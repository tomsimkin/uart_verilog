==> flow/design.v <==
module uart_debounce
#(
	parameter integer CLK_FREQ = 27_000_000, 	 
	parameter integer HOLD_MS  = 5				 
)
(
	input 	wire 	clk,		 
	input 	wire 	rst_n,		 
	input 	wire 	btn_press,	 
	output 	reg 	btn_result	 
);
localparam integer hold_max = (CLK_FREQ / 1000) * HOLD_MS; 	 
reg [17:0] counter; 		 
reg 	   sync1, sync2;	 
always @(posedge clk or negedge rst_n)
begin
	if (!rst_n)
	begin
		sync1 <= 1'b1;
		sync2 <= 1'b1;
	end
	else
	begin
		sync1 <= btn_press;
		sync2 <= sync1;
	end
end
wire btn_debounced = sync2;
always @(posedge clk or negedge rst_n)
begin
	if (!rst_n)
	begin
		counter <= 0;
		btn_result <= 1'b1;
	end
	else if (sync2 == btn_result)	 
		counter <= 0;
	else if (counter == hold_max) 	 
	begin
		btn_result <= btn_debounced;
		counter <= 0;
	end
	else
		counter <= counter + 18'd1;
end
endmodule
module uart_rx 
#(
	parameter integer clk_frequency = 27, 	  
	parameter integer baud_rate 	= 115200  
)
(
	input 				i_clk, 			 
	input 				i_rst_n,	 	 
	input 				i_byte_accept, 	 
	input 				i_data_bit, 	 
	output reg 			o_done, 		 
	output reg [7:0] 	o_data_byte, 	 
	output reg 			parity_error,	 
	output reg 			framing_error	 
);
localparam integer clk_cycle = (clk_frequency * 1000000) / baud_rate;  
localparam s_idle 				= 3'b000;  
localparam s_start				= 3'b001;  
localparam s_data_byte 			= 3'b010;  
localparam s_parity_check 		= 3'b011;  
localparam s_stop 				= 3'b100;  
localparam s_hold 				= 3'b101;  
reg [2:0] current_state, next_state; 	 
reg		  rx_sync1, rx_sync2;	    	 
reg [7:0] clock_counter;		         
reg [7:0] temp_data;					 
reg [2:0] bit_index;				     
always @(posedge i_clk or negedge i_rst_n) 
begin
	if (i_rst_n == 1'b0)
	begin
		rx_sync1 <= 1'b1;
		rx_sync2 <= 1'b1;
	end
	else
	begin
		rx_sync1 <= i_data_bit;
		rx_sync2 <= rx_sync1;
	end
end
wire synced_data_bit = rx_sync2;
always @(*)
begin
	next_state = current_state; 
	case (current_state)
		s_idle: 
			if (synced_data_bit == 1'b0) 
				next_state = s_start;
		s_start:
			if (clock_counter == clk_cycle / 2 - 1) 
				next_state = (synced_data_bit == 1'b0) ? s_data_byte : s_idle;
		s_data_byte:
			if (clock_counter == clk_cycle - 1 && bit_index == 3'd7) 
				next_state = s_parity_check;
		s_parity_check:
			if (clock_counter == clk_cycle / 2 - 1) 
				next_state = s_stop;
		s_stop:
			if (clock_counter == clk_cycle - 1) 
				next_state = s_hold;
		s_hold:
			if (i_byte_accept) 			
				next_state = s_idle;
		default:
			next_state = s_idle;
	endcase
end
always @(posedge i_clk or negedge i_rst_n)
begin
	if (i_rst_n == 1'b0)
		current_state <= s_idle;
	else
		current_state <= next_state;
end
always @(posedge i_clk  or negedge i_rst_n)
begin
	if (i_rst_n == 1'b0)
		clock_counter <= 8'd0;
	else if ((current_state == s_data_byte && clock_counter == clk_cycle - 1) || next_state != current_state)  
		clock_counter <= 8'd0;
	else
		clock_counter <= clock_counter + 8'd1;
end
always @(posedge i_clk  or negedge i_rst_n)
begin
	if (i_rst_n == 1'b0)
		bit_index <= 3'd0;
	else if (current_state == s_data_byte && clock_counter == clk_cycle - 1)
		bit_index <= bit_index + 3'd1;
	else if (current_state != s_data_byte)
		bit_index <= 3'd0;
end
always @(posedge i_clk or negedge i_rst_n)
begin
	if (i_rst_n == 1'b0)
		temp_data <= 8'd0;
	else if (current_state == s_data_byte && clock_counter == clk_cycle / 2 - 1)
		temp_data[bit_index] <= synced_data_bit;
end
always @(posedge i_clk or negedge i_rst_n)
begin
	if (i_rst_n == 1'b0)
		parity_error <= 1'b0;
	else if (current_state ==s_idle && next_state==s_start)
		parity_error <= 1'b0;
	else if (current_state == s_parity_check && clock_counter == clk_cycle / 2 - 1)
		parity_error <= (^temp_data) != synced_data_bit;
end
always @(posedge i_clk or negedge i_rst_n) 
begin
	if (i_rst_n == 1'b0)
		framing_error <= 1'b0;
	else if (current_state ==s_idle && next_state==s_start)
		framing_error <= 1'b0;
	else if (current_state == s_stop && clock_counter == clk_cycle - 1)
		framing_error <= (synced_data_bit != 1'b1);
end
always @(posedge i_clk or negedge i_rst_n)
begin
	if (i_rst_n == 1'b0)
		o_data_byte <= 8'd0;
	else if (current_state == s_stop && next_state != current_state)
		o_data_byte <= temp_data;
end
always @(posedge i_clk or negedge i_rst_n)
begin
	if (i_rst_n == 1'b0)
		o_done <= 1'b0;
	else if (current_state == s_stop && next_state != current_state)
		o_done <= 1'b1;
	else if (current_state == s_hold && i_byte_accept == 1'b1)
		o_done <= 1'b0;
end
endmodule
module uart_top
(
	input 	wire CLK_27MHZ, 		 
	input 	wire RST_BTN_N, 		 
	input 	wire BL616_UART_RX, 	 
	output 	wire BL616_UART_TX, 	 
	output reg LED0, 				 
	output reg LED1,				 
	output reg LED2,				 
	output reg LED3					 
);
wire clk = CLK_27MHZ;
wire rst_n;						 
wire 		rx_done;			 
wire [7:0] 	rx_data;			 
wire 		rx_parity_err;		 
wire 		rx_framing_err; 	 
reg 		rx_ack;				 
reg 		error_detect;		 
reg 	tx_valid;				 
wire 	tx_ready;				 
uart_rx 
#(
	.clk_frequency(27), 		 
	.baud_rate(115200)			 
)
RX
(
	.i_clk         (clk),
    .i_rst_n       (rst_n),
    .i_byte_accept (rx_ack),
    .i_data_bit    (BL616_UART_RX),
    .o_done        (rx_done),
    .o_data_byte   (rx_data),
    .parity_error  (rx_parity_err),
    .framing_error (rx_framing_err)
);
uart_tx
#(
	.clk_frequency(27), 		 
	.baud_rate(115200)			 
)
TX
(
    .i_clk    	 (clk),
    .i_rst_n   	 (rst_n),
    .data_send 	 (rx_data),
    .tx_valid  	 (tx_valid),
    .ready_tx  	 (tx_ready),
    .o_tx      	 (BL616_UART_TX)
);
uart_debounce
#(
	.CLK_FREQ	(27_000_000),
	.HOLD_MS 	(5)
)
DEBOUNCE
(
	.clk 	(clk),
	.rst_n 	(RST_BTN_N),
	.btn_press (RST_BTN_N),
	.btn_result (rst_n)
);
always @(posedge clk or negedge rst_n) 
begin
    if (!rst_n) 
	begin
      tx_valid <= 1'b0;
      rx_ack   <= 1'b0;
	end
	else
	begin
		if (rx_done) 
		begin
			tx_valid <= 1'b1;   
			rx_ack   <= 1'b1;   
		end 
		else 
		begin
			tx_valid <= 1'b0;
			rx_ack   <= 1'b0;
		end
    end
end
reg [24:0] heart_counter;
always @(posedge clk or negedge rst_n)
begin
	if (!rst_n)
	begin
		heart_counter <= 0;
		LED0 		  <= 1'b1;
	end
	else if (heart_counter == 27_000_000 - 1)
	begin
		heart_counter <= 0;
		LED0 <= ~LED0;
	end
	else
		heart_counter <= heart_counter + 25'd1;
end
always @(posedge clk or negedge rst_n)
begin
	if (!rst_n)
	begin
		LED1 <= 1'b1;
		LED2 <= 1'b1;
	end
	else
	begin
		LED1 <= rx_done; 	 
		LED2 <= tx_valid;	 
	end
end
always @(posedge clk or negedge rst_n)
begin
	if (!rst_n)
		error_detect <= 1'b1;
	else if (rx_parity_err || rx_framing_err)	
		error_detect <= 1'b1;
end
always @(posedge clk or negedge rst_n)
begin
	if (!rst_n)
		LED3 <= 1'b1;
	else if (rx_parity_err || rx_framing_err)
		LED3 <= error_detect;
end
endmodule
module uart_tx
#(
	parameter integer clk_frequency = 27, 	  
	parameter integer baud_rate 	= 115200  
)
(
	input		 	i_clk, 			 
	input 			i_rst_n, 		 
	input [7:0] 	data_send, 		 
	input 			tx_valid,		 
	output reg		ready_tx,		 
	output reg 		o_tx 			 
);
localparam integer clk_cycle = (clk_frequency * 1000000) / baud_rate;  
localparam s_idle 	= 3'b000;  
localparam s_start 	= 3'b001;  
localparam s_send 	= 3'b010;  
localparam s_parity = 3'b011;  
localparam s_stop 	= 3'b100;  
reg [2:0] current_state, next_state;  
reg [7:0] clock_counter; 			  
reg [2:0] bit_index; 				  
reg [7:0] temp_data;				  
reg 	  parity_bit;				  
always @(*)
begin
	next_state = current_state;
	case (current_state)
		s_idle:
			if (tx_valid == 1'b1)
				next_state = s_start;
		s_start:
			if (clock_counter == clk_cycle - 1)
				next_state = s_send;
		s_send:
			if (clock_counter == clk_cycle - 1 && bit_index == 3'd7)
				next_state = s_parity;
		s_parity:
			if (clock_counter == clk_cycle - 1)
				next_state = s_stop;
		s_stop:
			if (clock_counter == clk_cycle - 1)
				next_state = s_idle;
		default:
			next_state = s_idle;
	endcase	
end
always @(posedge i_clk or negedge i_rst_n)
begin
	if (i_rst_n == 1'b0)
		current_state <= s_idle;
	else
		current_state <= next_state;
end
always @(posedge i_clk  or negedge i_rst_n)
begin
	if (i_rst_n == 1'b0)
		ready_tx <= 1'b1;
	else if (current_state == s_idle)
		ready_tx <= !tx_valid;											 
	else if (current_state == s_stop && clock_counter == clk_cycle - 1)
		ready_tx <= 1'b1;												 
end
always @(posedge i_clk or negedge i_rst_n)
begin
	if (i_rst_n == 1'b0)
		clock_counter <= 8'd0;
	else if (current_state != next_state || clock_counter == clk_cycle - 1) 
		clock_counter <= 8'd0;
	else
		clock_counter <= clock_counter + 8'd1;
end
always @(posedge i_clk  or negedge i_rst_n)
begin
	if (i_rst_n == 1'b0)
		bit_index <= 3'd0;
	else if (current_state == s_idle)
		bit_index <= 3'd0;
	else if (current_state == s_send && clock_counter == clk_cycle - 1)
		bit_index <= bit_index + 3'd1;
end
always @(posedge i_clk  or negedge i_rst_n)
begin
	if (i_rst_n == 1'b0)
		temp_data <= 8'd0;
	else if (current_state == s_idle && tx_valid == 1'b1)
		temp_data <= data_send;
end
always @(posedge i_clk  or negedge i_rst_n)
begin
	if (i_rst_n == 1'b0)
	begin
		temp_data  <= 8'd0;
		parity_bit <= 1'b0;
	end
	else if (current_state == s_idle && tx_valid == 1'b1)
	begin
		temp_data  <= data_send;
		parity_bit <= ^data_send;	 
	end
end
always @(posedge i_clk  or negedge i_rst_n)
begin
	if (i_rst_n == 1'b0)
		o_tx <= 1'b1;
	else
	begin
		case (current_state)
			s_idle, s_stop:
				o_tx <= 1'b1;
			s_start:
				o_tx <= 1'b0;
			s_send:
				o_tx <= temp_data[bit_index];		
			s_parity:
				o_tx <= parity_bit;
			default: 
				o_tx <= 1'b1;
		endcase
	end
end
endmodule
From RTL to reports: uart_top
Tool output for the design above, in the order of the flow. Line numbers count from 1 in the design file above. Operators: Yosys type, input widths -> output width; for muxes data width and select width s. Cell names lack the library's common part. Not given: n/a

Design top: uart_top. Clock port: CLK_27MHZ. Library: sky130hd. Library corner: tt_025C_1v80.

After elaboration
Source: Yosys, flattened and elaborated, memories not mapped. Widths are those after wreduce. Registers that Yosys merges into a memory's read port (data or address) are not register bits. Print and check cells do not count. Equal cells are merged and count once.

Under flip-flop bits (word level) stands 107. The figure for input port bits is 3. For output and inout bits the number is 5.

For add/subtract/negate cells the number is 7. Equal/unequal tests: 20. Shift-type cells: 3. Under muxes and demuxes stands 27. For bitwise gates (word level) the number is 5. The entry for reduce/logical cells reads 17.

Operators by type and width (count): $mux 3 (15); $mux 18 (2); $add 25x1->25 const B (1); $eq 25x25->1 const B (1); $mux 25 (1); $add 18x1->18 const B (1); $eq 18x18->1 const B (1); $pmux 3 s6 (1); $add 8x1->8 const B (2); $eq 8x8->1 const B (2); $mux 8 (2); $eq 3x3->1 const B (5); $pmux 3 s5 (1); $eq 3x2->1 const B (4); $logic_and 1x1->1 (8); $shift 1x4->8 (1); $shift 1x4->8 const A (1); $shiftx 8x3->1 (1); $eq 8x7->1 const B (1); $and 8x8->8 (1); $or 8x8->8 (1); $not 8->8 (1); $reduce_xor 8->1 (1); $reduce_bool 2->1 (3); $add 3x1->3 const B (2); $eq 3x1->1 const B (2); $ne 3x3->1 (2); $logic_not 3->1 (2).

Not listed: further kinds 9, cells in them 13.

Depth
Depth = most cells in a row (Yosys ltp): at word level without a register or memory, in the mapped netlist without a sequential cell, where the memories' decode and read muxes count.

Under word-level depth stands 7. ABC_AREA: 0. The figure for depth in mapped cells is 7. For gate-level depth less buffers the number is 6.

After synthesis
Yosys stat after the flow's synthesis: flattened, memories mapped to cells. It holds for the ABC_AREA given above (unset counts as 0); a run with the other value may have another netlist.

The figure for mapped cells is 476. The figure for chip area (Yosys) is 5215.0 um^2. The entry for mapped flip-flops reads 107.

Cell types: dfrtp_1 (count 98, area in all 2.45E+03 um^2); dfstp_2 (count 9, area in all 236.477 um^2); mux2_2 (count 21, area in all 236.477 um^2); xor2_1 (count 25, area in all 218.96 um^2); xnor2_1 (count 24, area in all 210.202 um^2); ha_1 (count 14, area in all 175.168 um^2); nor2_1 (count 45, area in all 168.912 um^2); nand3_1 (count 31, area in all 155.149 um^2); nand2_1 (count 26, area in all 97.594 um^2); nand4_1 (count 12, area in all 75.072 um^2); or3_1 (count 11, area in all 68.816 um^2); and4_1 (count 7, area in all 61.309 um^2); a21oi_1 (count 12, area in all 60.058 um^2); mux2i_1 (count 6, area in all 60.058 um^2); or4_1 (count 8, area in all 60.058 um^2); inv_1 (count 14, area in all 52.55 um^2); o31ai_1 (count 7, area in all 52.55 um^2); nor3_1 (count 10, area in all 50.048 um^2).

Other cell types: 42; their cells: 96. By module: a second synthesis without flattening, with its own total; a netlist apart from the flattened one above.

The figure for cells (unflattened synthesis) is 543. For area (unflattened synthesis) the number is 5680.4 um^2.

Rows give one instance, submodules left out.

Modules: uart_rx (times used 1, cells 185, area 1983.2 um^2, sequential area 878.3 um^2); uart_top (times used 1, cells 134, area 1385.1 um^2, sequential area 729.4 um^2); uart_tx (times used 1, cells 124, area 1272.5 um^2, sequential area 628.1 um^2); uart_debounce (times used 1, cells 100, area 1039.7 um^2, sequential area 529.3 um^2).

Path before layout
Path of least setup slack by OpenSTA after synthesis, without wires, with an ideal clock, recovery checks aside; 20% of the period is set as input and as output delay. Where synthesis merged equal registers, the netlist keeps one of their names.

Path type: reg-to-reg. From: register DEBOUNCE.btn_result. To: register DEBOUNCE.counter[10]. Clock period: 2.73 ns. Under library setup time stands 0.132 ns. Time at the first pin: 0.000 ns. The figure for data arrival time is 2.316 ns. The entry for required time reads 2.598 ns. Under setup slack stands 0.282 ns. For path delay the number is 2.448 ns. The figure for stages on the path is 5. For buffers on the path the number is 1. Under period reached after synthesis stands 2.448 ns.

"path delay" is the arrival time less input delay plus setup time. "stages on the path": output pins that drive a net of the path, with the launching flip-flop's if there is one; two outputs of one cell count as two. "period reached after synthesis" = period - worst setup slack (recovery checks aside). The figure is calculated, with input and output delays left at 20% of the set period. Between the ends stands the longest chain of elaborated cells between them, by number of cells; it is not shown to be the way that was timed. Of several equally long chains one is given. A line is the first line of the expression or statement that the cell stems from. Yosys adds cells for indexed reads and writes and turns some case tables into memories. At most two assigning lines are given for a register; there are more.

Cells stage by stage: dfstp_2 xor2_1 o31ai_2 clkbuf_1 nor2_1. Cells in the longest elaborated chain: 2.

RTL lines, path after synthesis: start, declared (RTL line 10) `output reg btn_result`; start, assigned (RTL line 34) `btn_result <= 1'b1;`; start, assigned (RTL line 40) `btn_result <= btn_debounced;`; $eq 1x1->1 (RTL line 36) `else if (sync2 == btn_result)`; $mux 18 (RTL line 36); end, assigned (RTL line 37) `counter <= 0;`; end, assigned (RTL line 44) `counter <= counter + 18'd1;`; end, declared (RTL line 13) `reg [17:0] counter;`.

Path in the finished layout
Path of least setup slack in the final report of run 1 (OpenROAD, finished layout, wires in). Where an end is a register, its clock arrival counts in the times.

Path type: reg-to-reg. From: register heart_counter[12]. To: register heart_counter[23]. Clock period: 3.91 ns. Under library setup time stands 0.12 ns. Time at the first pin: 0.35 ns. The figure for data arrival time is 2.52 ns. The entry for required time reads 4.14 ns. Under setup slack stands 1.62 ns. The figure for stages on the path is 6. For buffers on the path the number is 1.

Between the ends stands the longest chain of elaborated cells between them, by number of cells; it is not shown to be the way that was timed. Of several equally long chains one is given. At most two assigning lines are given for a register; there are more.

Cells stage by stage: dfrtp_1 and4_1 nand3_1 nor3_1 buf_4 a21oi_1. Cells in the longest elaborated chain: 2.

RTL lines, path post-layout: start, declared (RTL line 265) `reg [24:0] heart_counter;`; start, assigned (RTL line 270) `heart_counter <= 0;`; start, assigned (RTL line 279) `heart_counter <= heart_counter + 25'd1;`; $add 25x1->25 (RTL line 279); $mux 25 (RTL line 273) `else if (heart_counter == 27_000_000 - 1)`; end, assigned (RTL line 275) `heart_counter <= 0;`; end, assigned (RTL line 279); end, declared (RTL line 265).

Appendix: measured runs

Flow measurements of uart_top on sky130hd: 2 stored runs with different settings, listed in no order. Input and output delays are each 20% of the period that was set; the output load is 0.01 pF. "achieved clock period" is the run's clock period less its worst setup slack. It is reckoned from that one timing run; input and output delays stay at 20% of the period that was set. "time on the worst setup path": the worst setup path's part of the clock period (all of it between registers, 20% less for each end at a port) less its slack. A launch clock that arrives late makes it longer, a capture clock that arrives late makes it shorter. By "total design power" is meant OpenSTA's value without simulated activity: inputs other than the clock are taken to toggle once in ten clock periods, and the tool carries that through the logic.

Run 1 has these settings: period_ns 3.91; CORE_UTILIZATION 66; SETUP_SLACK_MARGIN -0.29; PLACE_DENSITY_LB_ADDON 0.28; CORE_ASPECT_RATIO 1.79; CELL_PAD_IN_SITES_GLOBAL_PLACEMENT 0; SLEW_MARGIN 35; MAX_ROUTING_LAYER met4; CAP_MARGIN 20; CORE_MARGIN 2. The die footprint stands at 8,658.8 um^2. The measured time on the worst setup path is 2.29 ns. Kind of the worst setup path: reg-to-reg. The utilization of the finished layout stands at 73.4%. For the total design power the run shows 0.00219 W. The achieved clock period is 2.290 ns. The setup slack of the worst path is 1.620 ns. For the post-route setup TNS the run shows 0.000 ns. The measured standard-cell area after layout is 5,650.4 um^2. For the synthesis area the run shows 5,215.0 um^2.

Run 2 has these settings: period_ns 3.03; CORE_UTILIZATION 46; PLACE_DENSITY_LB_ADDON 0.13; CORE_ASPECT_RATIO 1.39; CORE_MARGIN 7; CELL_PAD_IN_SITES_GLOBAL_PLACEMENT 2; GPL_ROUTABILITY_DRIVEN 1; SLEW_MARGIN 40; CAP_MARGIN 20. The die footprint stands at 14,554.4 um^2. The measured time on the worst setup path is 2.17 ns. Kind of the worst setup path: reg-to-reg. For the post-route setup TNS the run shows 0.000 ns. The measured standard-cell area after layout is 5,728.0 um^2. The achieved clock period is 2.167 ns. The utilization of the finished layout stands at 52.2%. For the synthesis area the run shows 5,215.0 um^2. For the total design power the run shows 0.002831 W. The setup slack of the worst path is 0.863 ns.
